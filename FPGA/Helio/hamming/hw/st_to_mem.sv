==> flow/design.v <==
module st_to_mem
# (
	parameter IN_WIDTH			= 32,
	parameter WRITE_WIDTH		= 256,
	parameter ADDRESS_WIDTH		= 32,
	parameter COUNT_WIDTH 		= 3
) (
	input		logic									clock,
	input    logic									reset,
	output	logic									in_ready,
	input		logic									in_valid,
	input		logic		[IN_WIDTH-1:0]			in_data,
	input		logic									in_sop,
	input		logic									in_eop,
	output	logic									out_write,
	output	logic		[ADDRESS_WIDTH-1:0]	out_address,
	input 	logic									out_waitrequest,
	output	logic		[WRITE_WIDTH-1:0]		out_writedata,
	input 	logic									csr_write,
	input		logic		[ADDRESS_WIDTH-1:0]	csr_writedata
);
	localparam SYMBOLS_PER_WRITE = WRITE_WIDTH / IN_WIDTH;
	logic 	[COUNT_WIDTH-1:0] 	count;
	logic 	[IN_WIDTH-1:0] 		out_buffer[SYMBOLS_PER_WRITE];
	logic 	[ADDRESS_WIDTH-1:0]	address_base;
	logic		[ADDRESS_WIDTH-1:0]	address_offset;
	logic 	[WRITE_WIDTH-1:0] 	mem_buffer;
	enum logic [1:0] { 
		IN_READY		= 2'b01,
		OUT_WRITE	= 2'b10
	} state, next_state;
	always_ff @(posedge clock, posedge reset)
		if (reset) begin
			address_base <= '0;
		end
		else begin
			if (csr_write) address_base <= csr_writedata;
		end
	always_comb begin
		next_state = state;
		unique case(state)
			IN_READY:	if (in_valid && 
									(count == SYMBOLS_PER_WRITE - 1 || in_eop)) 
									next_state = OUT_WRITE;
			OUT_WRITE: 	if (!out_waitrequest)	next_state = IN_READY;
			default:		next_state = IN_READY;
		endcase
	end	
	always_ff @(posedge clock, posedge reset)
		if (reset) begin
 			state				<= IN_READY;
			count 			<= '0;
			address_offset <= '0;
		end
		else begin
			unique case(state)
				IN_READY:	if (in_valid) begin
									out_buffer[count] <= in_data;
									if (count < SYMBOLS_PER_WRITE - 1)
										count <= count + 1;
									else begin
										count <= 0;
									end
								end
				OUT_WRITE:	if (next_state == IN_READY) begin
									address_offset <= address_offset + WRITE_WIDTH;
								end
			endcase			
			state	<= next_state;
		end
	always_comb begin
		integer i;
		for (i = 0; i < SYMBOLS_PER_WRITE; i = i + 1) begin
			mem_buffer[ ((i+1) * IN_WIDTH - 1) -: IN_WIDTH] = out_buffer[i];
		end
	end
	assign in_ready 		= (state == IN_READY);
	assign out_write 		= (state == OUT_WRITE);
	assign out_address 	= out_write ? (address_offset + address_base) : 'x;
	assign out_writedata	= out_write ? mem_buffer : 'x;
endmodule
## Reports on st_to_mem

Tool output for the design above, in the order of the flow.
Lines are those of the file above, counted from 1.
Library cell names are shortened.
A cell with - has no value.

| inputs | value |
|---|---|
| design top | st_to_mem |
| clock port | clock |
| library | sky130hd |
| timing corner | tt_025C_1v80 |

## Elaborated design

Yosys after proc, flatten, opt, wreduce and memory -nomap, before mapping. Enables and synchronous resets that opt folds into registers are not counted as muxes. Print and check cells are not counted. Equal cells are merged and count once.

| bit counts | value |
|---|---|
| register bits after elaboration | 325 |
| input bits | 71 |
| output and inout port bits | 290 |
| cells after elaboration | 46 |

| cells by class | value |
|---|---|
| $add $sub $neg | 3 |
| order comparisons | 1 |
| eq/ne operators | 10 |
| mux-type cells | 6 |
| bitwise logic cells | 1 |
| reduce/logical cells | 13 |

Operator list:

| cell | count |
|---|---|
| 2-to-1 mux 256 bit | 1 |
| adder 32 bit | 1 |
| adder 32 x 9 -> 32 bit (second input constant) | 1 |
| AND reduction 4 bit | 8 |
| 2-to-1 mux 32 bit | 1 |
| equality test 3 bit (second input constant) | 4 |
| equality test 3 x 2 -> 1 bit (second input constant) | 2 |
| equality test 2 x 1 -> 1 bit (second input constant) | 2 |
| AND reduction 2 bit | 2 |
| case mux 2 bit (select 2 bit) | 1 |
| 2-to-1 mux 2 bit | 2 |
| adder 3 x 1 -> 3 bit (second input constant) | 1 |
| equality test 3 x 1 -> 1 bit (second input constant) | 1 |
| < comparator 3 bit (second input constant) | 1 |
| logical NOT 3 bit | 1 |
| 2-to-1 mux 3 bit | 1 |
| equality test 2 bit (second input constant) | 1 |
| logical AND 1 bit | 1 |
| logical OR 1 bit | 1 |
| inverter 1 bit | 1 |

## Longest topological paths

Depth = most cells in a row (Yosys ltp): at word level without a register or memory, in the mapped netlist without a sequential cell, where the memories' decode and read muxes count.

| depth | value |
|---|---|
| word-level depth | 7 |
| ABC_AREA | 0 |
| gate-level depth with buffers | 9 |
| gate-level depth less buffers | 9 |

## Netlist

Yosys stat after the flow's synthesis: flattened, memories mapped to cells. It holds for the ABC_AREA given above (unset counts as 0); a run with the other value may have another netlist.
The area totals of this step are shown rounded.

| mapped netlist | value |
|---|---|
| cells in the netlist | 643 |
| mapped area | 11600 sq um |
| sequential part of the area | 9220 sq um |
| flip-flops | 317 |
| buffer cells | 17 |

Cells by type:

| cell type | count | total area (sq um) |
|---|---|---|
| edfxtp_1 | 256 | 7.69E+03 |
| dfrtp_1 | 60 | 1501.44 |
| ha_1 | 30 | 375.36 |
| mux2_2 | 32 | 360.346 |
| xnor2_1 | 29 | 253.994 |
| xor2_1 | 15 | 131.376 |
| a21oi_1 | 25 | 125.12 |
| nand2_1 | 27 | 101.347 |
| nor2_1 | 23 | 86.333 |
| o21ai_0 | 16 | 80.077 |
| nand4_1 | 11 | 68.816 |
| nand3_1 | 13 | 65.062 |
| and3_1 | 10 | 62.56 |
| buf_4 | 8 | 60.058 |
| a21o_1 | 7 | 52.55 |
| inv_1 | 10 | 37.536 |
| o211ai_2 | 3 | 37.536 |
| nor3_1 | 7 | 35.034 |

Not listed: further types 36, cells in them 61.

## Path before layout

Path of least setup slack by OpenSTA after synthesis, without wires, with an ideal clock, recovery checks aside; 20% of the period is set as input and as output delay. Where synthesis merged equal registers, the netlist keeps one of their names.

| timing after synthesis | value |
|---|---|
| path kind | input to register |
| start | input port in_valid |
| end | register out_buffer[0][0] |
| clock period | 4.83 ns |
| external input delay | 0.966 ns |
| library setup time | 0.513 ns |
| launch time at the first pin | 0.966 ns |
| arrival time | 4.531 ns |
| data required time | 4.317 ns |
| setup slack | -0.214 ns |
| delay of the path | 4.078 ns |
| stages | 2 |
| buffers on the path | 0 |
| synthesis period reached | 5.044 ns |

"delay of the path" is the arrival time less input delay plus setup time.
"stages" counts driving pins, that of a launching flip-flop among them; a cell with two outputs on the path counts twice.
"synthesis period reached" is the clock period less the worst setup slack; recovery checks do not enter. This is arithmetic on one report: input and output delays are still those of the set period (20% each).
Between the ends stands the longest chain of elaborated cells between them, by number of cells; it is not shown to be the way that was timed. Of several equally long chains one is given.
A line is the first line of the expression or statement that the cell stems from. Yosys adds cells for indexed reads and writes and turns some case tables into memories.

| on the way, after synthesis | value |
|---|---|
| cell sequence | nand2_1 > nor4b_1 |
| length of the longest elaborated chain | 1 |
| elaborated cells between the ends (all ways) | 1 |
| source lines of those cells | 0 |
| those cells by class | reduce/logical (1) |

Ends and longest elaborated chain, after synthesis:

| what | RTL line | source |
|---|---|---|
| from (decl) | 11 | `input logic in_valid,` |
| AND reduction 4 bit | - |  |
| to (assign) | 58 | `out_buffer[count] <= in_data;` |
| to (decl) | 24 | `logic [IN_WIDTH-1:0] out_buffer[SYMBOLS_PER_WRITE];` |

## Path in the finished layout

From the final timing report of run 1: the path of least setup slack in the routed layout; clock arrival at registers is part of the times.

| timing post-layout | value |
|---|---|
| path kind | register to output |
| start | register address_offset[8] |
| end | output port out_address[28] |
| clock period | 8.31 ns |
| external output delay | 1.66 ns |
| launch time at the first pin | 0.54 ns |
| arrival time | 3.53 ns |
| data required time | 6.65 ns |
| setup slack | 3.12 ns |
| stages | 11 |
| buffers on the path | 1 |

Between the ends stands the longest chain of elaborated cells between them, by number of cells; it is not shown to be the way that was timed. Of several equally long chains one is given.

| on the way, post-layout | value |
|---|---|
| cell sequence | dfrtp_1 > ha_1 > inv_1 > fa_1 > nor2b_1 > o2111ai_1 > nand4b_1 > a31oi_1 > o31ai_1 > xor2_1 > clkdlybuf4s50_1 |
| length of the longest elaborated chain | 2 |
| elaborated cells between the ends (all ways) | 2 |
| source lines of those cells | 1 |
| those cells by class | add/sub (1); mux (1) |

Ends and longest elaborated chain, post-layout:

| what | RTL line | source |
|---|---|---|
| from (decl) | 26 | `logic [ADDRESS_WIDTH-1:0] address_offset;` |
| from (assign) | 53 | `address_offset <= '0;` |
| from (assign) | 66 | `address_offset <= address_offset + WRITE_WIDTH;` |
| adder 32 bit | 79 | `assign out_address = out_write ? (address_offset + address_base) : 'x;` |
| 2-to-1 mux 32 bit | 79 |  |
| to (decl) | 16 | `output logic [ADDRESS_WIDTH-1:0] out_address,` |

Measured results for st_to_mem: 2 stored runs of the Yosys and OpenROAD flow on sky130hd. The settings differ; the order carries no meaning. The constraints put input and output delay at 20% of the set period each and load the outputs with 0.01 pF.
"period reached" is the run's clock period less its worst setup slack. It is reckoned from that one timing run; input and output delays stay at 20% of the period that was set.
"allowed time less slack (worst setup path)" means the part of the period allowed to the worst setup path (the constraints hold back 20% at inputs and 20% at outputs) less its slack; where the path has registers, the arrival times of their clocks count too.
"power consumption" rests on the timing tool's default activity at the inputs, not on a simulated workload.
Values from the reports are rounded here.
A setting shown as n/a is not set for that run.

| run | period_ns | CORE_UTILIZATION | SETUP_SLACK_MARGIN | PLACE_DENSITY_LB_ADDON | CELL_PAD_IN_SITES_DETAIL_PLACEMENT | CTS_CLUSTER_DIAMETER | MIN_ROUTING_LAYER | CAP_MARGIN | CORE_MARGIN | SLEW_MARGIN | PLACE_DENSITY | ABC_AREA | GPL_ROUTABILITY_DRIVEN | CTS_CLUSTER_SIZE | period reached (ns) | mapped cell area after synthesis (sq um) | standard-cell area after routing (sq um) | final setup TNS (ns) | area inside the die boundary (sq um) | utilization of the finished layout (%) | worst setup slack after layout (ns) | power consumption (W) | allowed time less slack (worst setup path) (ns) | worst path kind | worst-case hold slack (ns) |
|---|---|---|---|---|---|---|---|---|---|---|---|---|---|---|---|---|---|---|---|---|---|---|---|---|---|
| run 1 | 8.31 | 19 | -0.75 | 0.08 | 0 | 137 | met1 | 20 | 2 | 20 | n/a | n/a | n/a | n/a | 5.190 | 11600 | 17400 | 0.000 | 63100 | 28.9 | 3.12 | 0.00361 | 3.53 | register to output | 0.482 |
| run 2 | 6.31 | 27 | n/a | n/a | n/a | n/a | n/a | 20 | 2 | 40 | 0.81 | 0 | 0 | 92 | 4.805 | 11600 | 17000 | 0.000 | 44700 | 40.3 | 1.51 | 0.00454 | 3.54 | register to output | 0.484 |

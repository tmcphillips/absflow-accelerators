==> flow/design.v <==
module LcdDemo( 
	input wire reset_n			 ,
	input wire start_n			 ,
	inout wire [7:0] lcd_data	 ,
	output wire lcd_e			 ,
	output wire lcd_rw			 ,
	output wire lcd_rs			 ,
	output wire wack			 ,
	output reg wreq				 ,
	input wire clock			 
);
	parameter LOW 			= 1'b0;
	parameter HIGH 			= 1'b1;
	parameter RS_DATA 		= 1'b1;
	parameter RS_CONTROL 	= 1'b0;
	parameter STATE_0 		= 1'b0;
	parameter STATE_1 		= 1'b1;
	parameter STOP 			= 9'b11xxxxxxx;
	parameter SF_8BIT		= 1'b1;
	parameter SF_LINES_2	= 1'b1;
	parameter SF_FONT_5x8	= 1'b1;
	parameter SM_CURSOR_FWD	= 1'b1;
	parameter SM_SHIFT_OFF  = 1'b0;
	parameter DC_LCD_OFF 	= 1'b0;
	parameter DC_LCD_ON		= 1'b1;
	parameter DC_CURSOR_OFF	= 1'b0;  
	parameter DC_CURSOR_ON  = 1'b1;  
	parameter DC_BLINK_OFF	= 1'b0;  
	parameter DC_BLINK_ON	= 1'b1;	 
	parameter SET_FUNCTION	= { 3'b001, 
								SF_8BIT, 
								SF_LINES_2, 
								SF_FONT_5x8, 
								2'bxx	
							  };
	parameter SET_MODE	 	= { 6'b000001, 
								SM_CURSOR_FWD, 
								SM_SHIFT_OFF 
							  };
	parameter DISPLAY_CTRL	= { 5'b00001, 
								DC_LCD_ON, 
								DC_CURSOR_OFF, 
								DC_BLINK_OFF
							  };	
	parameter CLEAR_LCD		= 8'b00000001;
	reg	state;	
	reg	[4:0] 	pc;
	wire [8:0] 	program [0:17];
	assign program[0]  	= { RS_CONTROL, SET_FUNCTION	};
	assign program[1]  	= { RS_CONTROL, SET_MODE 		};
	assign program[2]  	= { RS_CONTROL, DISPLAY_CTRL	};
	assign program[3]  	= { RS_CONTROL,	CLEAR_LCD		};
	assign program[4]	= { RS_CONTROL, SET_POS(4,0)	};
	assign program[5]  	= { RS_DATA, 	"H" 			};
	assign program[6]  	= { RS_DATA, 	"e" 			};
	assign program[7]  	= { RS_DATA, 	"l" 			};
	assign program[8]  	= { RS_DATA, 	"l" 			};
	assign program[9]  	= { RS_DATA, 	"o" 			};
	assign program[10]	= { RS_CONTROL, SET_POS(6,1)	};
	assign program[11]  = { RS_DATA, 	"W" 			};
	assign program[12]	= { RS_DATA, 	"o" 			};
	assign program[13] 	= { RS_DATA, 	"r" 			};
	assign program[14] 	= { RS_DATA, 	"l" 			};
	assign program[15] 	= { RS_DATA, 	"d"				};
	assign program[16] 	= { RS_DATA, 	"!" 			};
	assign program[17] 	= { STOP 						};
	wire [8:0] statement 	= program[pc];
	wire [7:0] writeValue 	= statement[7:0];
	wire registerSelect		= statement[8];
	wire stop 				= registerSelect & statement[7];
	always @(negedge reset_n, posedge clock)
		if (!reset_n)
			begin
				pc 		<= 	5'b00000;
				state 	<= STATE_0;
				wreq	<= LOW;
			end
		else
			case(state)
				STATE_0:	if (!start_n & !stop)
								begin
									wreq <= HIGH;
									state <= STATE_1;
								end
				STATE_1:	begin
								wreq <= LOW;
								if (wack)
									begin
										pc <= pc + 1;
										state <= STATE_0;
									end
							end
				default:	state <= STATE_0;
			endcase		
	LCDWriter u0lcdw (
		.e(lcd_e),
		.rw(lcd_rw),
		.rs(lcd_rs),
		.clock(clock),
		.register(registerSelect),
		.req(wreq),
		.ack(wack),
		.data(lcd_data),
		.value(writeValue),
		.reset(~reset_n)
	);
	function [7:0] SET_POS;
		input integer x;
		input integer y;
		reg [6:0] coord;
		begin
			coord	=  x + 40 * y;
			SET_POS	= { 1'b1, coord };
		end
	endfunction
endmodule
module LCDWriter(
	output reg e,
	output reg rw,
	output reg rs,
	input wire clock,
	input wire req,
	input wire register,
	output reg ack,
	input wire [7:0] value,
	inout wire [7:0] data,
	input reset
	);
	parameter LOW 	= 1'b0;
	parameter HIGH 	= 1'b1;
	parameter WAIT_WRITE_REQ 	= 4'b0000;
	parameter WRITE_0 			= 4'b0001;
	parameter WRITE_1 			= 4'b0010;
	parameter WRITE_3 			= 4'b0011;
	parameter WRITE_4 			= 4'b0100;
	parameter WRITE_2 			= 4'b0101;
	parameter READ_BF_0 		= 4'b0110;
	parameter READ_BF_1 		= 4'b0111;
	parameter READ_BF_2 		= 4'b1000;
	parameter READ_BF_3 		= 4'b1001;
	parameter READ_BF_4 		= 4'b1010;
	parameter READ_BF_5 		= 4'b1011;
	parameter ACK_WRITE 		= 4'b1100;
	assign data = outData;
	reg [7:0] outData;
	reg [3:0] state;
	reg busyFlag;
	always @(posedge reset, posedge clock)
		if (reset)
			begin
				e <= LOW;
				rw <= LOW;
				rs <= LOW;
				ack <= LOW;
				busyFlag <= LOW;
				outData <= 8'bzzzzzzzz;
				state <= WAIT_WRITE_REQ;
			end
		else
			case (state)
				WAIT_WRITE_REQ:		begin
										outData <= 8'bzzzzzzzz;
										ack <= LOW;
										e <= LOW;
										rw <= LOW;
										rs <= LOW;
										if (req) state <= WRITE_0;
									end
				WRITE_0:			begin
										outData <= value;
										rs <= register;
										state <= WRITE_1;
									end	
				WRITE_1:			begin
										e <= HIGH;
										state <= WRITE_2;
									end
				WRITE_2:			state <= WRITE_3;
				WRITE_3:			begin
										e <= LOW;
										state <= WRITE_4;
									end
				WRITE_4:			begin
										outData <= 8'bzzzzzzzz;
										state <= READ_BF_0;
									end
				READ_BF_0:			begin
										rw <= HIGH;
										rs <= LOW;
										state <= READ_BF_1;
									end
				READ_BF_1:			begin
										e <= HIGH;
										state <= READ_BF_2;
									end
				READ_BF_2:			state <= READ_BF_3;
				READ_BF_3:			begin
										busyFlag <= data[7];
										state <= READ_BF_4;
									end
				READ_BF_4:			begin
										e <= LOW;
										state <= READ_BF_5;
									end
				READ_BF_5:			if (busyFlag == LOW) 
										state <= ACK_WRITE;
									else
										state <= READ_BF_1;
				ACK_WRITE:			begin
										ack <= HIGH;
										state <= WAIT_WRITE_REQ; 
									end
				default:			state <= WAIT_WRITE_REQ;
			endcase
endmodule
# Tool chain data of LcdDemo
# Tool output for the design above, in the order of the flow.
# Line numbers count from 1 in the design file above.
# Operators: Yosys type, input widths -> output width; for muxes data width and select width s.
# Library cell names are shortened.
# The mark -- stands for no value.
dict set report setup {
  design {LcdDemo}
  clock_port {clock}
  lib {sky130hd}
  lib_corner {tt_025C_1v80}
}

# After elaboration
# Yosys after proc, flatten, opt, wreduce and memory -nomap, before mapping. Memory bits, and registers merged into a memory's read port (data or address), are not among the register bits. Print and check cells are not counted.
dict set report classes {
  eq_ne 31
  add_sub_neg 1
  n_reduce_logical 16
  logic 3
  mux 14
}
# operator n
set op_table {}
lappend op_table {{$pmux 9 s15} 1}
lappend op_table {{$pmux 4 s12} 1}
lappend op_table {{$eq 5x4->1 const B} 8}
lappend op_table {{$eq 4x4->1 const B} 5}
lappend op_table {{$eq 5x3->1 const B} 4}
lappend op_table {{$eq 4x3->1 const B} 4}
lappend op_table {{$pmux 8 s2} 1}
lappend op_table {{$pmux 1 s2} 6}
lappend op_table {{$reduce_bool 2->1} 5}
lappend op_table {{$eq 5x2->1 const B} 2}
lappend op_table {{$eq 5x5->1 const B} 2}
lappend op_table {{$reduce_or 2->1} 4}
lappend op_table {{$eq 4x2->1 const B} 2}
lappend op_table {{$mux 4} 2}
lappend op_table {{$reduce_or 3->1} 2}
lappend op_table {{$add 5x1->5 const B} 1}
lappend op_table {{$eq 5x1->1 const B} 1}
lappend op_table {{$logic_not 5->1} 1}
lappend op_table {{$ne 2x2->1 const B} 2}
lappend op_table {{$eq 4x1->1 const B} 1}
lappend op_table {{$logic_not 4->1} 1}
lappend op_table {{$mux 1} 3}
lappend op_table {{$and 1x1->1} 2}
lappend op_table {{$logic_not 1->1} 2}
lappend op_table {{$reduce_and 2->1} 1}
lappend op_table {{$not 1->1} 1}
dict set report word_totals {
  in_bits 3
  reg_bits 24
  out_inout_bits 13
}

# Logic depth
# Yosys ltp: most cells in a row. Word level: on the elaborated netlist, between registers, memories and ports. Mapped: between sequential cells and ports; inverters and the memories' decode and read muxes count.
dict set report depth {
  ltp_word 8
  abc_area 0
  depth_mapped 8
}

# After synthesis
# Source: synth_stat.txt of the flow (Yosys; design flattened, memories mapped). It holds for the ABC_AREA given above (unset counts as 0); a run with the other value may have another netlist.
# Totals and module areas in this step are rounded.
dict set report synth_totals {
  cells 142
  sequential_area_mm2 0.00083
  yosys_area_mm2 0.0016
  flip_flops 33
}
# type n
set by_type {}
lappend by_type {dfrtp_1 32}
lappend by_type {ha_1 5}
lappend by_type {a21oi_1 11}
lappend by_type {nor2_1 10}
lappend by_type {a21o_1 4}
lappend by_type {mux2i_1 3}
lappend by_type {o21ai_0 6}
lappend by_type {a2111oi_4 1}
lappend by_type {o32ai_4 1}
lappend by_type {and3b_1 3}
lappend by_type {dfstp_2 1}
lappend by_type {inv_1 7}
lappend by_type {o22a_1 3}
lappend by_type {xnor2_1 3}
lappend by_type {buf_2 5}
lappend by_type {mux2_2 2}
lappend by_type {o31ai_1 3}
lappend by_type {nand2b_1 3}
# Other cell types: 24; their cells: 39.
# The figures by module come from a second, unflattened synthesis with its own total; it is not the netlist above.
dict set report hier_totals {
  cells_unflattened 141
  area_unflattened_mm2 0.0016
}
# Rows give one instance, submodules left out.
# mod n_cells instances mod_seq_area_mm2 mod_area_mm2
set by_module {}
lappend by_module {LCDWriter 49 1 0.00065 0.00085}
lappend by_module {LcdDemo 92 1 0.00018 0.00079}

# Path before layout
# Path of least setup slack by OpenSTA after synthesis, without wires, with an ideal clock, recovery checks aside; 20% of the period is set as input and as output delay. Where synthesis merged equal registers, the netlist keeps one of their names.
dict set report synth_path {
  path_type {register to register}
  startpoint {register pc[2]}
  endpoint {register wreq}
  path_delay_ps 1886
  arrival_time_ps 1809
  path_slack_ps 324
  driving_pins 9
  setup_ps 77
  period_ps 2210
  t_required_ps 2133
  synth_period_reached_ps 1886
}
# "path_delay_ps" is the arrival time less input delay plus setup time.
# "driving_pins" counts driving pins, that of a launching flip-flop among them; a cell with two outputs on the path counts twice.
# "synth_period_reached_ps" is the clock period less the worst setup slack; recovery checks do not enter. This is arithmetic on one report: input and output delays are still those of the set period (20% each).
# The rows between start and end are the longest chain of elaborated cells between them; the timing report does not say that the signal goes this way. Where chains are equally long, one stands for them.
# Each line given opens the expression or statement behind the cell; cells for indexed reads and writes are added by Yosys, which also makes memories of some case tables.
# A register here has more assigning lines than the two given.
dict set report synth_between {
  path_cell_list {dfrtp_1 > buf_6 > buf_2 > and3_1 > ha_1 > o21bai_1 > nor4b_2 > o21bai_1 > a21oi_1}
  elab_chain_len 8
  cone_cells 27
}
# item line
set synth_rtl {}
lappend synth_rtl {{start: declaration} 47} ;# reg [4:0] pc;
lappend synth_rtl {{start: assignment} 74} ;# pc <= 5'b00000;
lappend synth_rtl {{start: assignment} 89} ;# pc <= pc + 1;
lappend synth_rtl {{$eq 5x4->1} 67} ;# wire [8:0] statement = program[pc];
lappend synth_rtl {{$reduce_or 3->1} --}
lappend synth_rtl {{$pmux 9 s15} 67}
lappend synth_rtl {{$and 1x1->1} 70} ;# wire stop = registerSelect & statement[7];
lappend synth_rtl {{$logic_not 1->1} 80} ;# STATE_0: if (!start_n & !stop)
lappend synth_rtl {{$and 1x1->1} 80}
lappend synth_rtl {{$mux 1} 80}
lappend synth_rtl {{$pmux 1 s2} 79} ;# case(state)
lappend synth_rtl {{end: assignment} 76} ;# wreq <= LOW;
lappend synth_rtl {{end: assignment} 82} ;# wreq <= HIGH;
lappend synth_rtl {{end: declaration} 9} ;# output reg wreq ,

# Timing after layout
# From the final timing report of stored run 1: the path of least setup slack in the routed layout; clock arrival at registers is part of the times.
# The report prints the path's times to 10 ps; the period is as set.
dict set report layout_path {
  path_type {register to register}
  startpoint {register pc[0]}
  endpoint {register state}
  path_slack_ps 150
  setup_ps 70
  t_required_ps 2160
  arrival_time_ps 2010
  period_ps 1950
  driving_pins 8
}
# The rows between start and end are the longest chain of elaborated cells between them; the timing report does not say that the signal goes this way. Where chains are equally long, one stands for them.
# A register here has more assigning lines than the two given.
dict set report layout_between {
  path_cell_list {dfrtp_2 > ha_2 > and3_1 > ha_2 > o21bai_4 > nor4b_4 > o21bai_1 > mux2i_1}
  elab_chain_len 8
  cone_cells 26
}
# item line
set layout_rtl {}
lappend layout_rtl {{start: declaration} 47} ;# reg [4:0] pc;
lappend layout_rtl {{start: assignment} 74} ;# pc <= 5'b00000;
lappend layout_rtl {{start: assignment} 89} ;# pc <= pc + 1;
lappend layout_rtl {{$eq 5x4->1} 67} ;# wire [8:0] statement = program[pc];
lappend layout_rtl {{$reduce_or 3->1} --}
lappend layout_rtl {{$pmux 9 s15} 67}
lappend layout_rtl {{$and 1x1->1} 70} ;# wire stop = registerSelect & statement[7];
lappend layout_rtl {{$logic_not 1->1} 80} ;# STATE_0: if (!start_n & !stop)
lappend layout_rtl {{$and 1x1->1} 80}
lappend layout_rtl {{$mux 1} 80}
lappend layout_rtl {{$pmux 1 s2} 79} ;# case(state)
lappend layout_rtl {{end: assignment} 75} ;# state <= STATE_0;
lappend layout_rtl {{end: assignment} 83} ;# state <= STATE_1;
lappend layout_rtl {{end: declaration} 46} ;# reg state;

; Measured data: module LcdDemo, platform sky130hd, 2 stored runs of the flow under differing settings, order arbitrary. Input and output delays are each 20% of the period that was set; the output load is 0.01 pF.
; By "achieved_period_ps" is meant the clock period of the run minus its worst setup slack. This is arithmetic on one report: input and output delays are still those of the set period (20% each).
; By "worst_setup_path_time_ps" is meant the share of the clock period that the worst setup path is allowed (20% is reserved at inputs, 20% at outputs), minus its slack. Clock arrival times at its registers enter into it.
; "fin_power_mw" is the tool's figure for a default switching activity; nothing was simulated.
; "worst_setup_path_time_ps" is known to 10 ps.
; The measured numbers are rounded.

[stored run 1: settings]
period_ns = 1.95
SETUP_SLACK_MARGIN = 0.12
CAP_MARGIN = 20
CORE_MARGIN = 2
CORE_UTILIZATION = 40
SLEW_MARGIN = 20
[stored run 1: results]
synth_chip_area_mm2 = 0.0016
design_die_area_mm2 = 0.0045
cell_area_final_mm2 = 0.0021
finish.utilization_pct = 56
worstSetupSlack_ps = 150
tns_setup_ps = 0
fin_hold_ws_ps = 230
fin_power_mw = 1.4
achieved_period_ps = 1800
worst_setup_path_time_ps = 1800
timing.worst_path_kind = register to register

[stored run 2: settings]
period_ns = 2.78
CORE_UTILIZATION = 23
PLACE_DENSITY_LB_ADDON = 0.26
TNS_END_PERCENT = 75
GPL_TIMING_DRIVEN = 1
GPL_ROUTABILITY_DRIVEN = 0
CTS_CLUSTER_SIZE = 17
CTS_CLUSTER_DIAMETER = 333
CAP_MARGIN = 35
MAX_ROUTING_LAYER = met5
CORE_MARGIN = 2
SLEW_MARGIN = 20
[stored run 2: results]
synth_chip_area_mm2 = 0.0016
design_die_area_mm2 = 0.0076
cell_area_final_mm2 = 0.0019
finish.utilization_pct = 28
worstSetupSlack_ps = 650
tns_setup_ps = 0
fin_hold_ws_ps = 350
fin_power_mw = 1.1
achieved_period_ps = 2129
worst_setup_path_time_ps = 2130
timing.worst_path_kind = register to register
